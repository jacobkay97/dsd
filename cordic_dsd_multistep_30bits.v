==> flow/design.v <==
module cordic_dsd_multistep_30bits #(parameter DATA_WIDTH = 30)
(
	input	clk, rst,
	input signed [DATA_WIDTH-1:0] z,
	output signed [DATA_WIDTH-1:0] sin_out
);
	reg [4:0] n = 5'd10;
	reg signed [DATA_WIDTH+3:0] x_0, x_0_next, x_1_next, x_2_next;
	reg signed [DATA_WIDTH+3:0] y_0, y_0_next, y_1_next, y_2_next;
	reg signed [DATA_WIDTH+3:0] z_0, z_0_next, z_1_next, z_2_next;	
	reg[DATA_WIDTH-1:0] out_reg;
	reg state;
	wire signed [DATA_WIDTH-1:0] tan_values[0:DATA_WIDTH-1];
	assign tan_values[0] = 30'hC90FDAA;
	assign tan_values[1] = 30'h76B19C1;
	assign tan_values[2] = 30'h3EB6EBF;
	assign tan_values[3] = 30'h1FD5BAA;
	assign tan_values[4] = 30'h0FFAADE;
	assign tan_values[5] = 30'h07FF557;
	assign tan_values[6] = 30'h03FFEAB;
	assign tan_values[7] = 30'h01FFFD5;
	assign tan_values[8] = 30'h00FFFFB;
	assign tan_values[9] = 30'h007FFFF;
	assign tan_values[10] = 30'h0040000;
	assign tan_values[11] = 30'h0020000;
	assign tan_values[12] = 30'h0010000;
	assign tan_values[13] = 30'h0008000;
	assign tan_values[14] = 30'h0004000;
	assign tan_values[15] = 30'h0002000;
	assign tan_values[16] = 30'h0001000;
	assign tan_values[17] = 30'h0000800;
	assign tan_values[18] = 30'h0000400;
	assign tan_values[19] = 30'h0000200;
	assign tan_values[20] = 30'h0000100;
	assign tan_values[21] = 30'h0000080;
	assign tan_values[22] = 30'h0000040;
	assign tan_values[23] = 30'h0000020;
	assign tan_values[24] = 30'h0000010;
	assign tan_values[25] = 30'h0000008;
	assign tan_values[26] = 30'h0000004;
	assign tan_values[27] = 30'h0000002;
	assign tan_values[28] = 30'h0000001;
	assign tan_values[29] = 30'h0000001;
	always @ (*)
	begin
		x_0 <= x_2_next;
		y_0 <= y_2_next;
		z_0 <= z_2_next;
		if(n == 5'd10)
		begin
			state = 1'b0;
		end
		else
		begin
			state = 1'b1;
		end
	end
	always @ (posedge clk)
	begin
		if(rst)
		begin
			n <= 5'd10;
		end
		else
		begin
			case (state)
				1'b0:
				begin
					x_2_next <= 33'h9B74EDB;
					y_2_next <= 33'b0;
					z_2_next <= z;
					n <= 5'b0;
					out_reg <= y_2_next;				
				end
				1'b1:
				begin
					if (z_0[DATA_WIDTH-1]==1'b0)
					begin
						x_0_next = x_0 - (y_0 >>> (3*n));
						y_0_next = y_0 + (x_0 >>> (3*n));
						z_0_next = z_0 - tan_values[(3*n)];
					end
					else
					begin
						x_0_next = x_0 + (y_0 >>> (3*n));
						y_0_next = y_0 - (x_0 >>> (3*n));
						z_0_next = z_0 + tan_values[(3*n)];
					end
					if (z_0_next[DATA_WIDTH-1]==1'b0)
					begin
						x_1_next = x_0_next - (y_0_next >>> ((3*n) + 1));
						y_1_next = y_0_next + (x_0_next >>> ((3*n) + 1));
						z_1_next = z_0_next - tan_values[((3*n) + 1)];
					end
					else
					begin
						x_1_next = x_0_next + (y_0_next >>> ((3*n) + 1));
						y_1_next = y_0_next - (x_0_next >>> ((3*n) + 1));
						z_1_next = z_0_next + tan_values[((3*n) + 1)];
					end
					if (z_1_next[DATA_WIDTH-1]==1'b0)
					begin
						x_2_next = x_1_next - (y_1_next >>> ((3*n) + 2));
						y_2_next = y_1_next + (x_1_next >>> ((3*n) + 2));
						z_2_next = z_1_next - tan_values[((3*n) + 2)];
					end
					else
					begin
						x_2_next = x_1_next + (y_1_next >>> ((3*n) + 2));
						y_2_next = y_1_next - (x_1_next >>> ((3*n) + 2));
						z_2_next = z_1_next + tan_values[((3*n) + 2)];
					end
					n = n + 1'b1;
				end
			endcase
		end
	end
	assign sin_out = out_reg;
endmodule
* From RTL to reports: cordic_dsd_multistep_30bits
Tool output for the design above, in the order of the flow.
Lines are those of the file above, counted from 1.
Operators carry their Yosys type and port widths (W data, S select, Z words).
Library cell names are shortened.
A cell with -- has no value.
- Top module :: cordic_dsd_multistep_30bits
- Clock :: clk
- Cell library :: sky130hd
- Timing corner :: tt_025C_1v80

* Elaborated design
Yosys after proc, flatten, opt, wreduce and memory -nomap, before mapping. Memory bits, and registers merged into a memory's read port (data or address), are not among the register bits. Print and check cells are not counted. Equal cells are merged and count once.
- Add/sub/neg operators :: 21
- Multipliers :: 1
- Equal/unequal tests :: 88
- Shifts and indexed selects :: 6
- Muxes and demuxes :: 47
- Bitwise gates (word level) :: 1
- Reduce/logical cells :: 7
** Operator list (count)
- $pmux W30 S29 :: 3
- $mux W34 :: 21
- $mux W30 :: 18
- $eq A5 B5 Y1 const B :: 42
- $sshr A34 B32 Y34 :: 6
- $add A34 B34 Y34 :: 6
- $sub A34 B34 Y34 :: 6
- $pmux W34 S2 :: 3
- $eq A5 B4 Y1 const B :: 25
- $add A34 B30 Y34 :: 3
- $sub A34 B30 Y34 :: 3
- $eq A5 B3 Y1 const B :: 12
- $add A32 B1 Y32 const B :: 1
- $eq A5 B2 Y1 const B :: 6
- $eq A5 B1 Y1 const B :: 3
- $logic_not A5 Y1 :: 3
- $mul A2 B5 Y7 const A :: 1
- $pmux W5 S2 :: 1
- $add A7 B2 Y8 const B :: 1
- $reduce_or A2 Y1 :: 3
- $add A5 B1 Y5 const B :: 1
- $reduce_and A2 Y1 :: 1
- $not A1 Y1 :: 1
- $mux W1 :: 1
- Bits in registers :: 137
- Output and inout bits :: 30
- Cells after elaboration :: 176

* Logic depth
Depth = most cells in a row (Yosys ltp): at word level without a register or memory, in the mapped netlist without a sequential cell, where the memories' decode and read muxes count.
- Depth after elaboration :: 24
- ABC_AREA :: 0
- Mapped depth :: 106

* After synthesis
Yosys stat after the flow's synthesis: flattened, memories mapped to cells. It holds for the ABC_AREA given above (unset counts as 0); a run with the other value may have another netlist.
Totals and module areas in this step are rounded.
** Cell types (count)
- ha_1 :: 308
- edfxtp_1 :: 128
- a21oi_1 :: 526
- nor2_1 :: 673
- xnor2_1 :: 275
- o21ai_0 :: 468
- nand2_1 :: 620
- mux4_2 :: 86
- xor2_1 :: 158
- nor3_1 :: 192
- mux2i_1 :: 93
- clkbuf_1 :: 247
- nand3_1 :: 178
- inv_1 :: 226
- a31oi_1 :: 134
- a21o_1 :: 102
- a211oi_1 :: 94
- mux2_2 :: 60
Other cell types: 104; their cells: 1578.
- Cells in the netlist :: 6146
- Synthesis area :: 0.043 mm2
- Sequential part of the area :: 0.0039 mm2
- Mapped flip-flops :: 133
- Buffers :: 374

* Worst setup path after synthesis
OpenSTA on the mapped netlist: ideal clock, no wires. The path of least setup slack (recovery checks aside). Input and output delay are each 20% of the period. Register names are those of the netlist, which keeps one name where synthesis merged equal registers.
- Kind :: register -> register
- Start :: register n[0]
- End :: register y_2_next[30]
- Clock period :: 21000 ps
- Arrival time :: 20677 ps
- Data required time :: 20745 ps
- Path slack :: 68 ps
- Path delay :: 20932 ps
- Driving pins on the path :: 102
- Buffers on the path :: 23
- Synthesis period reached :: 20932 ps
"path delay" = arrival - input delay + setup time.
"driving pins on the path": output pins that drive a net of the path, with the launching flip-flop's if there is one; two outputs of one cell count as two.
"synthesis period reached" = period - worst setup slack (recovery checks aside). The figure is calculated, with input and output delays left at 20% of the set period.
The rows between start and end are the longest chain of elaborated cells between them; the timing report does not say that the signal goes this way. Where chains are equally long, one stands for them.
Each line given opens the expression or statement behind the cell; cells for indexed reads and writes are added by Yosys, which also makes memories of some case tables.
At most two assigning lines are given for a register; there are more.
- Cell sequence :: dfxtp_1 -> buf_6 -> buf_8 -> buf_8 -> buf_6 -> buf_4 -> buf_2 -> inv_1 -> clkbuf_1 -> clkbuf_1 -> clkbuf_1 -> buf_1 -> buf_1 -> clkbuf_1 -> clkbuf_1 -> ha_1 -> clkbuf_1 -> buf_4 -> [66 not listed] -> a21boi_0 -> o21ai_0 -> a21oi_1 -> o21ai_0 -> a21oi_1 -> o21ai_0 -> a21oi_1 -> o21ai_0 -> nand2b_1 -> a21o_1 -> a21o_1 -> a21o_1 -> a41o_1 -> o2111ai_1 -> a31oi_1 -> o31ai_1 -> xnor2_1 -> and2_1
- Cells in the longest elaborated chain :: 20
- Elaborated cells between the ends (all ways) :: 120
** Ends and longest elaborated chain, post-synthesis
- start: declaration :: line 7 : reg [4:0] n = 5'd10;
- start: assignment :: line 62 : n <= 5'd10;
- start: assignment :: line 113 : n = n + 1'b1;
- $mul A2 B5 Y7 :: line 81 : z_0_next = z_0 - tan_values[(3*n)];
- $eq A5 B5 Y1 :: line 81
- $reduce_or A2 Y1
- $pmux W30 S29 :: line 81
- $mux W30 :: line 77 : if (z_0[DATA_WIDTH-1]==1'b0)
- $mux W30 :: line 66 : case (state)
- $mux W30 :: line 60 : if(rst)
- [6 not listed]
- $mux W30 :: line 60
- $sub A34 B30 Y34 :: line 93 : z_1_next = z_0_next - tan_values[((3*n) + 1)];
- $mux W34 :: line 89 : if (z_0_next[DATA_WIDTH-1]==1'b0)
- $mux W34 :: line 66
- $mux W34 :: line 60
- $mux W34 :: line 101 : if (z_1_next[DATA_WIDTH-1]==1'b0)
- $pmux W34 S2 :: line 66
- end: assignment :: line 104 : y_2_next = y_1_next + (x_1_next >>> ((3*n) + 2));
- end: assignment :: line 110 : y_2_next = y_1_next - (x_1_next >>> ((3*n) + 2));
- end: declaration :: line 9 : reg signed [DATA_WIDTH+3:0] y_0, y_0_next, y_1_next, y_2_next;

* Worst path after layout
From the final timing report of run 2: the path of least setup slack in the routed layout; clock arrival at registers is part of the times.
The path's times are printed in steps of 10 ps; the period is the one set.
- Kind :: register -> register
- Start :: register n[2]
- End :: register y_2_next[33]
- Clock period :: 25700 ps
- Arrival time :: 20570 ps
- Data required time :: 26030 ps
- Path slack :: 5450 ps
- Driving pins on the path :: 75
- Buffers on the path :: 2
The rows between start and end are the longest chain of elaborated cells between them; the timing report does not say that the signal goes this way. Where chains are equally long, one stands for them.
At most two assigning lines are given for a register; there are more.
- Cell sequence :: dfxtp_1 -> inv_1 -> ha_4 -> nand2b_1 -> o21a_1 -> o21ai_4 -> nor2_2 -> clkbuf_8 -> a221o_1 -> ha_1 -> and2_1 -> nor3b_2 -> nor2_1 -> xor2_1 -> ha_1 -> and4_1 -> and2_1 -> a32oi_1 -> [39 not listed] -> a21oi_1 -> o21ai_0 -> a21oi_1 -> o21ai_0 -> a21oi_1 -> o21a_1 -> o21ai_0 -> a21oi_1 -> o211ai_1 -> nand3_1 -> o2111ai_1 -> a41oi_1 -> o21ai_0 -> o21ai_0 -> a21oi_1 -> xnor2_1 -> or2_2 -> mux2i_1
- Cells in the longest elaborated chain :: 20
- Elaborated cells between the ends (all ways) :: 120
** Ends and longest elaborated chain, post-layout
- start: declaration :: line 7 : reg [4:0] n = 5'd10;
- start: assignment :: line 62 : n <= 5'd10;
- start: assignment :: line 113 : n = n + 1'b1;
- $mul A2 B5 Y7 :: line 81 : z_0_next = z_0 - tan_values[(3*n)];
- $eq A5 B5 Y1 :: line 81
- $reduce_or A2 Y1
- $pmux W30 S29 :: line 81
- $mux W30 :: line 77 : if (z_0[DATA_WIDTH-1]==1'b0)
- $mux W30 :: line 66 : case (state)
- $mux W30 :: line 60 : if(rst)
- [6 not listed]
- $mux W30 :: line 60
- $sub A34 B30 Y34 :: line 93 : z_1_next = z_0_next - tan_values[((3*n) + 1)];
- $mux W34 :: line 89 : if (z_0_next[DATA_WIDTH-1]==1'b0)
- $mux W34 :: line 66
- $mux W34 :: line 60
- $mux W34 :: line 101 : if (z_1_next[DATA_WIDTH-1]==1'b0)
- $pmux W34 S2 :: line 66
- end: assignment :: line 104 : y_2_next = y_1_next + (x_1_next >>> ((3*n) + 2));
- end: assignment :: line 110 : y_2_next = y_1_next - (x_1_next >>> ((3*n) + 2));
- end: declaration :: line 9 : reg signed [DATA_WIDTH+3:0] y_0, y_0_next, y_1_next, y_2_next;

## Implementation results

Record of 2 stored runs of the RTL-to-layout flow on cordic_dsd_multistep_30bits, platform sky130hd. The runs are unordered. Constraints: input delay and output delay 20% of the set period each, output load 0.01 pF.
By "clock period achieved" is meant the clock period of the run minus its worst setup slack. This is arithmetic on one report: input and output delays are still those of the set period (20% each).
"time used up by the worst setup path" = time allowed to the worst setup path (clock period - input delay - output delay, where it has them) - its slack; a late launch clock adds to it, a late capture clock takes from it.
"time used up by the worst setup path" is known to 10 ps.
Results are given in rounded form.

** Run 1
- Settings :: period_ns=17.6; CORE_UTILIZATION=68; SETUP_SLACK_MARGIN=3.43; PLACE_DENSITY=0.79; CORE_ASPECT_RATIO=1.06; CELL_PAD_IN_SITES_DETAIL_PLACEMENT=0; TNS_END_PERCENT=70; GPL_TIMING_DRIVEN=0; GPL_ROUTABILITY_DRIVEN=1; CTS_CLUSTER_DIAMETER=174; SLEW_MARGIN=20; CAP_MARGIN=20; CORE_MARGIN=2
- Outcome :: stopped before the end: routing reported GRT-0116

** Run 2
- Settings :: period_ns=25.7; SETUP_SLACK_MARGIN=5.0; CAP_MARGIN=20; CORE_MARGIN=2; CORE_UTILIZATION=40; SLEW_MARGIN=20
- Time used up by the worst setup path :: 20,250 ps
- Worst setup path type :: register -> register
- Overall die area :: 0.11 mm2
- Setup TNS :: 0 ps
- Std-cell area (final layout) :: 0.047 mm2
- Worst-case hold slack :: 540 ps
- Worst setup slack after layout :: 5,500 ps
- Post-route utilization :: 0.44
- Clock period achieved :: 20,248 ps
- Synthesized cell area :: 0.043 mm2
