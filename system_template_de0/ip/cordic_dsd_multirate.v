==> flow/design.v <==
module cordic_dsd_multirate #(parameter DATA_WIDTH = 28)
(
	input	clk, rst,
	input signed [DATA_WIDTH-1:0] z,
	output signed [DATA_WIDTH-1:0] sin_out
);
	reg [4:0] n = 5'd14;
	reg signed [DATA_WIDTH+3:0] x_0, x_0_next, x_1_next;
	reg signed [DATA_WIDTH+3:0] y_0, y_0_next, y_1_next;
	reg signed [DATA_WIDTH+3:0] z_0, z_0_next, z_1_next;	
	reg[DATA_WIDTH-1:0] out_reg;
	reg state;
	wire signed [DATA_WIDTH-1:0] tan_values[0:DATA_WIDTH-1];
	assign tan_values[0] = 28'h3243F6B;
	assign tan_values[1] = 28'h1DAC670;
	assign tan_values[2] = 28'h0FADBB0;
	assign tan_values[3] = 28'h07F56EA;
	assign tan_values[4] = 28'h03FEAB7;
	assign tan_values[5] = 28'h01FFD56;
	assign tan_values[6] = 28'h00FFFAB;
	assign tan_values[7] = 28'h007FFF5;
	assign tan_values[8] = 28'h003FFFF;
	assign tan_values[9] = 28'h0020000;
	assign tan_values[10] = 28'h0010000;
	assign tan_values[11] = 28'h0008000;
	assign tan_values[12] = 28'h0004000;
	assign tan_values[13] = 28'h0002000;
	assign tan_values[14] = 28'h0001000;
	assign tan_values[15] = 28'h0000800;
	assign tan_values[16] = 28'h0000400;
	assign tan_values[17] = 28'h0000200;
	assign tan_values[18] = 28'h0000100;
	assign tan_values[19] = 28'h0000080;
	assign tan_values[20] = 28'h0000040;
	assign tan_values[21] = 28'h0000020;
	assign tan_values[22] = 28'h0000010;
	assign tan_values[23] = 28'h0000008;
	assign tan_values[24] = 28'h0000004;
	assign tan_values[25] = 28'h0000002;
	assign tan_values[26] = 28'h0000001;
	assign tan_values[27] = 28'h0000001;
	always @ (*)
	begin
		x_0 <= x_1_next;
		y_0 <= y_1_next;
		z_0 <= z_1_next;
		if(n == 5'd14)
		begin
			state = 1'b0;
		end
		else
		begin
			state = 1'b1;
		end
	end
	always @ (posedge clk)
	begin
		if(rst)
		begin
			n <= 5'd14;
		end
		else
		begin
			case (state)
				1'b0:
				begin
					x_1_next <= 31'h26DD3B7;
					y_1_next <= 31'b0;
					z_1_next <= z;
					n <= 5'b0;
					out_reg <= y_1_next;				
				end
				1'b1:
				begin
					if (z_0[DATA_WIDTH-1]==1'b0)
					begin
						x_0_next = x_0 - (y_0 >>> (n << 1));
						y_0_next = y_0 + (x_0 >>> (n << 1));
						z_0_next = z_0 - tan_values[(n << 1)];
					end
					else
					begin
						x_0_next = x_0 + (y_0 >>> (n << 1));
						y_0_next = y_0 - (x_0 >>> (n << 1));
						z_0_next = z_0 + tan_values[(n << 1)];
					end
					if (z_0_next[DATA_WIDTH-1]==1'b0)
					begin
						x_1_next = x_0_next - (y_0_next >>> ((n << 1) + 1));
						y_1_next = y_0_next + (x_0_next >>> ((n << 1) + 1));
						z_1_next = z_0_next - tan_values[((n << 1) + 1)];
					end
					else
					begin
						x_1_next = x_0_next + (y_0_next >>> ((n << 1) + 1));
						y_1_next = y_0_next - (x_0_next >>> ((n << 1) + 1));
						z_1_next = z_0_next + tan_values[((n << 1) + 1)];
					end
					n = n + 1'b1;
				end
			endcase
		end
	end
	assign sin_out = out_reg;
endmodule
# Step by step through the tools: cordic_dsd_multirate
# What the tools print for cordic_dsd_multirate, step after step.
# Lines are those of the file above, counted from 1.
# Cell names lack the library's common part.
# A cell with n/a has no value.
# inputs
design	cordic_dsd_multirate
clock	clk
lib	sky130hd
pvt_corner	tt_025C_1v80

# Elaborated design
# Source: Yosys, flattened and elaborated, memories not mapped. Widths are those after wreduce. Registers that Yosys merges into a memory's read port (data or address) are not register bits. Print and check cells do not count. Equal cells are merged and count once.
# word_totals
regBits	129
latch_bits	0
ramBits	0
mem_bits_ro	0
clocked_rd_ports_x_width	0
memories	0
input_bits	30
output_inout_bits	28
word_cells	100
# op_classes
addsub	14
n_mul	0
div	0
cmp	0
eq_ne	41
shifts	4
n_mux	31
logic	1
n_reduce_logical	4
# ops
operator	count
case mux 28 bit (select 27 bit)	1
case mux 28 bit (select 14 bit)	1
2-to-1 mux 32 bit	12
2-to-1 mux 28 bit	12
case mux 32 bit (select 2 bit)	3
adder 32 bit	4
subtractor 32 bit	4
adder 32 x 28 -> 32 bit	2
subtractor 32 x 28 -> 32 bit	2
>>> shifter 32 x 32 -> 32 bit	2
>>> shifter 32 x 5 -> 32 bit	2
== test 5 bit with constant B	12
== test 5 x 4 -> 1 bit with constant B	9
== test 4 bit with constant B	6
== test 5 x 3 -> 1 bit with constant B	4
== test 4 x 3 -> 1 bit with constant B	4
== test 5 x 2 -> 1 bit with constant B	2
logical NOT 5 bit	2
case mux 5 bit (select 2 bit)	1
== test 4 x 2 -> 1 bit with constant B	2
adder 6 x 1 -> 7 bit with constant B	1
adder 5 x 1 -> 5 bit with constant B	1
== test 5 x 1 -> 1 bit with constant B	1
== test 4 x 1 -> 1 bit with constant B	1
AND reduction 2 bit	1
OR reduction 2 bit	1
inverter 1 bit	1
2-to-1 mux 1 bit	1

# Depth
# Longest topological path by Yosys (ltp), each cell counted once; first at word level (registers and memories cut), then after technology mapping (sequential cells cut; the memories' decode and read muxes count).
# depth
ltp_word	15
abc_area	0
mapped_depth	61
mapped_depth_nobuf	54

# Netlist
# The flow's flattened synthesis, as Yosys stat reports it; memories are mapped. The netlist is that of the ABC_AREA named above (0 if unset); the other value can give another one.
# synth_totals
cell_count	3242
synth_area_um2	24972.7
seq_area_um2	3703.6
ffs	125
buffers	175
# types
cell	count	area_total_um2
edfxtp_1	120	3.6E+03
ha_1	201	2.51E+03
a21oi_1	314	1.57E+03
mux4_2	69	1553.99
nor2_1	356	1.34E+03
xnor2_1	139	1.22E+03
nand2_1	311	1167.37
xor2_1	115	1.01E+03
o21ai_0	200	1000.96
mux2i_1	72	720.691
nor3_1	89	445.427
a21o_1	58	435.418
clkbuf_1	113	424.157
inv_1	109	409.142
mux2_2	35	394.128
nand3_1	72	360.346
a211oi_1	47	352.838
o211ai_1	46	345.331
# Other cell types: 106; their cells: 776.

# Path before layout
# OpenSTA on the mapped netlist: ideal clock, no wires. The path of least setup slack (recovery checks aside). Input and output delay are each 20% of the period. Register names are those of the netlist, which keeps one name where synthesis merged equal registers.
# synth_path
path_kind	register to register
startpoint	register n[0]
endpoint	register x_1_next[28]
tclk_ps	11900
setup_time_ps	266
t_first_pin_ps	0
arrival_time_ps	11587
required_time_ps	11634
setup_slack_ps	47
delay_ps	11853
driving_pins	58
path_buffers	12
synth_period_reached_ps	11853
# "delay_ps" = arrival - input delay + setup time.
# "driving_pins": output pins that drive a net of the path, with the launching flip-flop's if there is one; two outputs of one cell count as two.
# "synth_period_reached_ps" is the clock period less the worst setup slack; recovery checks do not enter. This is arithmetic on one report: input and output delays are still those of the set period (20% each).
# The rows between start and end are the longest chain of elaborated cells between them; the timing report does not say that the signal goes this way. Where chains are equally long, one stands for them.
# A line is the first line of the expression or statement that the cell stems from. Yosys adds cells for indexed reads and writes and turns some case tables into memories.
# At most two assigning lines are given for a register; there are more.
# synth_between
path_cell_list	dfxtp_1 -> buf_6 -> buf_6 -> buf_8 -> buf_8 -> buf_6 -> clkbuf_1 -> buf_1 -> buf_1 -> clkbuf_1 -> buf_1 -> clkbuf_1 -> mux4_2 -> mux2i_1 -> o21a_1 -> ha_1 -> and3_1 -> and2_1 -> [22 not listed] -> o21ai_0 -> a21oi_1 -> o21ai_0 -> nand2b_1 -> a21o_1 -> a21o_1 -> a21o_1 -> nand2_1 -> a21oi_1 -> and4_1 -> o31a_1 -> o21ai_0 -> o21ai_1 -> a31o_2 -> a311o_1 -> a41oi_1 -> xor2_1 -> nor2_1
elab_chain_cells	11
cells_between	46
classes_between	add/sub: 9; eq/ne: 14; shift: 3; mux: 19; reduce/logical: 1
# synth_lines
item	line	source
from (decl)	7	reg [4:0] n = 5'd14;
from (assign)	60	n <= 5'd14;
from (assign)	99	n = n + 1'b1;
== test 4 bit	79	z_0_next = z_0 - tan_values[(n << 1)];
case mux 28 bit (select 14 bit)	79
2-to-1 mux 28 bit	75	if (z_0[DATA_WIDTH-1]==1'b0)
2-to-1 mux 28 bit	64	case (state)
2-to-1 mux 28 bit	58	if(rst)
subtractor 32 x 28 -> 32 bit	79
2-to-1 mux 32 bit	75
2-to-1 mux 32 bit	64
2-to-1 mux 32 bit	58
2-to-1 mux 32 bit	87	if (z_0_next[DATA_WIDTH-1]==1'b0)
case mux 32 bit (select 2 bit)	64
to (assign)	89	x_1_next = x_0_next - (y_0_next >>> ((n << 1) + 1));
to (assign)	95	x_1_next = x_0_next + (y_0_next >>> ((n << 1) + 1));
to (decl)	8	reg signed [DATA_WIDTH+3:0] x_0, x_0_next, x_1_next;

# Path in the finished layout
# Path of least setup slack in the final report of record 1 (OpenROAD, finished layout, wires in). Where an end is a register, its clock arrival counts in the times.
# The path's times are printed in steps of 10 ps; the period is the one set.
# layout_path
path_kind	register to register
startpoint	register y_1_next[30]
endpoint	register y_1_next[30]
tclk_ps	11400
setup_time_ps	270
t_first_pin_ps	500
arrival_time_ps	11140
required_time_ps	11630
setup_slack_ps	480
driving_pins	49
path_buffers	6
# The rows between start and end are the longest chain of elaborated cells between them; the timing report does not say that the signal goes this way. Where chains are equally long, one stands for them.
# At most two assigning lines are given for a register; there are more.
# layout_between
path_cell_list	edfxtp_1 -> buf_4 -> mux4_2 -> mux2_2 -> mux2i_2 -> buf_4 -> nand4bb_1 -> a21oi_2 -> buf_4 -> nor2_1 -> xnor2_1 -> ha_1 -> a21oi_1 -> nor2b_1 -> o31ai_1 -> a211oi_1 -> o211ai_1 -> a21oi_1 -> [13 not listed] -> o21ai_0 -> a21oi_1 -> o21ai_1 -> a21boi_1 -> o21ai_1 -> a21boi_1 -> buf_4 -> o41ai_2 -> o2111a_1 -> nor3_2 -> a41oi_1 -> a211oi_1 -> buf_4 -> a211o_1 -> o211ai_1 -> o21ai_1 -> xnor2_1 -> nor2_1
elab_chain_cells	9
cells_between	16
classes_between	add/sub: 6; shift: 2; mux: 8
# layout_lines
item	line	source
from (decl)	9	reg signed [DATA_WIDTH+3:0] y_0, y_0_next, y_1_next;
from (assign)	90	y_1_next = y_0_next + (x_0_next >>> ((n << 1) + 1));
from (assign)	96	y_1_next = y_0_next - (x_0_next >>> ((n << 1) + 1));
>>> shifter 32 x 5 -> 32 bit	77	x_0_next = x_0 - (y_0 >>> (n << 1));
subtractor 32 bit	77
2-to-1 mux 32 bit	75	if (z_0[DATA_WIDTH-1]==1'b0)
2-to-1 mux 32 bit	64	case (state)
2-to-1 mux 32 bit	58	if(rst)
>>> shifter 32 x 32 -> 32 bit	90
adder 32 bit	90
2-to-1 mux 32 bit	87	if (z_0_next[DATA_WIDTH-1]==1'b0)
case mux 32 bit (select 2 bit)	64
to (assign)	90
to (assign)	96
to (decl)	9

# Design cordic_dsd_multirate on sky130hd. What follows are 2 stored runs of the flow, each under its own settings; their order means nothing. The constraints put input and output delay at 20% of the set period each and load the outputs with 0.01 pF.
# "achieved_period_ps": clock period set for the run, less the worst setup slack. It is reckoned from that one timing run; input and output delays stay at 20% of the period that was set.
# "worstPathTime_ps" is the time allowed to the run's worst setup path (the clock period less input and output delay, where it has them) less its slack. Clock arrival times count: a late capture clock shortens it, a late launch clock lengthens it.
# "worstPathTime_ps" is known to 10 ps.
# Settings: - = not set for that run.
# A result given as - is not shown for that run.
stored run	period_ns	CAP_MARGIN	CORE_MARGIN	CORE_UTILIZATION	SLEW_MARGIN	SETUP_SLACK_MARGIN	PLACE_DENSITY_LB_ADDON	CELL_PAD_IN_SITES_GLOBAL_PLACEMENT	ABC_AREA	GPL_ROUTABILITY_DRIVEN	CTS_CLUSTER_SIZE	CTS_CLUSTER_DIAMETER	MIN_ROUTING_LAYER	MAX_ROUTING_LAYER	worst_hold_slack_ps	design_die_area_um2	post_synth_area_um2	worst_setup_slack_ps	stdcell_area_um2	worstPathTime_ps	critical_path_kind	setup_tns_ps	achieved_period_ps
record 1	11.4	20	2	40	20	-	-	-	-	-	-	-	-	-	504	64447.4	24972.7	482	29851.1	10920	register to register	0	10918
record 2	10.4	20	2	42	20	1.75	0.06	0	1	0	49	201	met2	met4	-	-	-	-	-	-	-	-	-
# Record 2: no results, routing failed with GRT-0232
